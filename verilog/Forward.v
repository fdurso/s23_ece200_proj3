==> flow/design.v <==
module Forward(
		input [31:0] Instruction_IN,
		input [4:0]  EXMEM_RegD,
		input [4:0]  MEMWB_RegD,
		input 			 MEMWB_WriteEnable,
		input        CLOCK,
		output [31:0] Forward_A,
		output [31:0] Forward_B
);
wire [4:0]     	RegisterRS;
wire [4:0]      RegisterRT;
wire [4:0]		EXMEM_Rd;
wire [4:0]		MEMWB_Rd;
assign 	RegisterRS 	= Instruction_IN[25:21];
assign 	RegisterRT 	= Instruction_IN[20:16];
assign  EXMEM_Rd    = EXMEM_RegD;
assign  MEMWB_Rd    = MEMWB_RegD;
always @(posedge CLOCK) begin
	if(EXMEM_Rd == RegisterRS)begin
		Forward_A = 2'b10;
	end
	else if(EXMEM_Rd == RegisterRT)begin
		Forward_B = 2'b10;
	end
	else if(MEMWB_Rd == RegisterRS)begin
		Forward_A = 2'b01;
	end
	else if(MEMWB_Rd == RegisterRT)begin
		Forward_B = 2'b01;
	end
	else begin
		Forward_A = 2'b00;
		Forward_B = 2'b00;
	end
end
endmodule
# Reports on Forward
# Tool output for the design above, in the order of the flow.
# Line numbers count from 1 in the design file above.
# Library cell names are shortened.
# The mark - stands for no value.
[setup]
top = "Forward"
clock = "CLOCK"
cell_library = "sky130hd"
lib_corner = "tt_025C_1v80"

# Elaborated design
# Yosys after proc, flatten, opt, wreduce and memory -nomap, before mapping. Memory bits, and registers merged into a memory's read port (data or address), are not among the register bits. Print and check cells are not counted. Equal cells are merged and count once.
[bits]
reg_bits = 64
latchBits = 0
memories = 0
romBits = 0
ramBits = 0
word_cells = 13
clocked_rd_ports_x_width = 0
in_bits = 44
[classes]
add_sub_neg = 0
compare = 0
div_mod_pow = 0
shift = 0
bitwise = 1
mul = 0
muxes = 4
n_eq = 5
reduce_and_logical = 1
[op_table]
columns = ["op", "n"]
rows = [
  ["32-bit 2-to-1 mux", 3],
  ["5-bit == test", 4],
  ["2-bit inequality test with constant B", 1],
  ["2-bit AND reduction", 1],
  ["1-bit NOT", 1],
  ["1-bit 2-to-1 mux", 1],
]

# Longest topological paths
# Depth = most cells in a row (Yosys ltp): at word level without a register or memory, in the mapped netlist without a sequential cell, where the memories' decode and read muxes count.
[logic_depth]
word_depth = 3
abc_area = 0
mapped_depth = 5
depth_no_buf = 5

# Mapped cells and area
# Yosys stat after the flow's synthesis: flattened, memories mapped to cells. It holds for the ABC_AREA given above (unset counts as 0); a run with the other value may have another netlist.
# The area totals of this step are shown rounded.
[synth_totals]
buffers = 60
mapped_cells = 101
yosys_area_um2 = 830
ff_cells = 4
seq_area_um2 = 100
[by_type]
columns = ["cell", "n", "type_area_um2"]
rows = [
  ["buf_4", 60, 450.432],
  ["xnor2_1", 12, 105.101],
  ["xor2_1", 8, 70.067],
  ["edfxtp_1", 2, 60.058],
  ["dfxtp_1", 2, 40.038],
  ["nand3_1", 4, 20.019],
  ["nor3_4", 1, 16.266],
  ["nor3_1", 3, 15.014],
  ["a21oi_1", 2, 10.01],
  ["and2b_1", 1, 7.507],
  ["nand3b_1", 1, 7.507],
  ["nand2b_1", 1, 6.256],
  ["nor2b_1", 1, 6.256],
  ["o21ai_1", 1, 5.005],
  ["conb_1", 1, 3.754],
  ["nand2_1", 1, 3.754],
]

# Timing after synthesis
# Path of least setup slack by OpenSTA after synthesis, without wires, with an ideal clock, recovery checks aside; 20% of the period is set as input and as output delay. Where synthesis merged equal registers, the netlist keeps one of their names.
[synth_timing]
path_kind = "input port to flip-flop"
startpoint = "in EXMEM_RegD[1]"
endpoint = "reg Forward_B[0]"
driving_pins = 5
setup_time_ns = 0.296
launch_ns = 0.382
path_delay_ns = 1.059
slack_ns = 0.469
tclk_ns = 1.91
required_ns = 1.614
path_buffers = 0
arrival_ns = 1.145
period_less_setup_slack_ns = 1.441
# "path_delay_ns" = arrival - input delay + setup time.
# "driving_pins": output pins that drive a net of the path, with the launching flip-flop's if there is one; two outputs of one cell count as two.
# "period_less_setup_slack_ns" = period - worst setup slack (recovery checks aside). The figure is calculated, with input and output delays left at 20% of the set period.
# Between the ends stands the longest chain of elaborated cells between them, by number of cells; it is not shown to be the way that was timed. Of several equally long chains one is given.
# Each line given opens the expression or statement behind the cell; cells for indexed reads and writes are added by Yosys, which also makes memories of some case tables.
# At most two assigning lines are given for a register; there are more.
# The path ends at the enable pin of a flip-flop; only ways to that pin are counted.
[synth_between]
cell_sequence = "xnor2_1 nand3_1 nor3_4 nand2b_1 and2b_1"
elab_chain_len = 1
cone_cells = 1
cone_lines = 1
[synth_lines]
columns = ["item", "line_no", "text"]
rows = [
  ["from (decl)", 3, "input [4:0] EXMEM_RegD,"],
  ["5-bit == test", 19, "if(EXMEM_Rd == RegisterRS)begin"],
  ["to (assign)", 23, "Forward_B = 2'b10;"],
  ["to (assign)", 29, "Forward_B = 2'b01;"],
  ["to (decl)", 8, "output [31:0] Forward_B"],
]

# Path in the finished layout
# From the final timing report of flow run A: the path of least setup slack in the routed layout; clock arrival at registers is part of the times.
[layout_timing]
path_kind = "input port to flip-flop"
startpoint = "in EXMEM_RegD[0]"
endpoint = "reg Forward_B[0]"
arrival_ns = 1.10
required_ns = 1.09
tclk_ns = 1.09
setup_time_ns = 0.24
slack_ns = -0.01
launch_ns = 0.22
path_buffers = 1
driving_pins = 5
# Between the ends stands the longest chain of elaborated cells between them, by number of cells; it is not shown to be the way that was timed. Of several equally long chains one is given.
# At most two assigning lines are given for a register; there are more.
# The path ends at the enable pin of a flip-flop; only ways to that pin are counted.
[layout_between]
cell_sequence = "clkbuf_2 xnor2_1 nand3_2 nor3_4 and2b_1"
elab_chain_len = 1
cone_cells = 1
cone_lines = 1
[layout_lines]
columns = ["item", "line_no", "text"]
rows = [
  ["from (decl)", 3, "input [4:0] EXMEM_RegD,"],
  ["5-bit == test", 19, "if(EXMEM_Rd == RegisterRS)begin"],
  ["to (assign)", 23, "Forward_B = 2'b10;"],
  ["to (assign)", 29, "Forward_B = 2'b01;"],
  ["to (decl)", 8, "output [31:0] Forward_B"],
]

# 2 stored runs of Forward in the flow (synthesis by Yosys, layout by OpenROAD, sky130hd cells), in arbitrary order. Constraints: input delay and output delay 20% of the set period each, output load 0.01 pF.
# "critical_path_time_ns" means the part of the period allowed to the worst setup path (the constraints hold back 20% at inputs and 20% at outputs) less its slack; where the path has registers, the arrival times of their clocks count too.
# "total_power_mw": no workload was simulated; the value follows from the tool's default switching activity.
# Measured values are rounded.

[[run]]
name = "flow run A"
[run.settings]
period_ns = 1.09
CAP_MARGIN = 20
CORE_MARGIN = 2
CORE_UTILIZATION = 40
SLEW_MARGIN = 20
[run.results]
critical_path_time_ns = 0.88
worst_path_kind = "input port to flip-flop"
fin_ws_ns = -0.006
post_synth_area_um2 = 830
total_power_mw = 0.79
die_um2 = 2400
cell_area_final_um2 = 1100

[[run]]
name = "flow run B"
[run.settings]
period_ns = 2.24
CORE_UTILIZATION = 51
SETUP_SLACK_MARGIN = 0.39
PLACE_DENSITY_LB_ADDON = 0.29
CORE_ASPECT_RATIO = 1.15
CORE_MARGIN = 4
CELL_PAD_IN_SITES_DETAIL_PLACEMENT = 0
ABC_AREA = 0
CTS_CLUSTER_DIAMETER = 92
MIN_ROUTING_LAYER = "met2"
CAP_MARGIN = 20
SLEW_MARGIN = 20
[run.results]
critical_path_time_ns = 1.33
worst_path_kind = "input port to flip-flop"
fin_ws_ns = 0.47
post_synth_area_um2 = 830
total_power_mw = 0.32
die_um2 = 2300
cell_area_final_um2 = 930
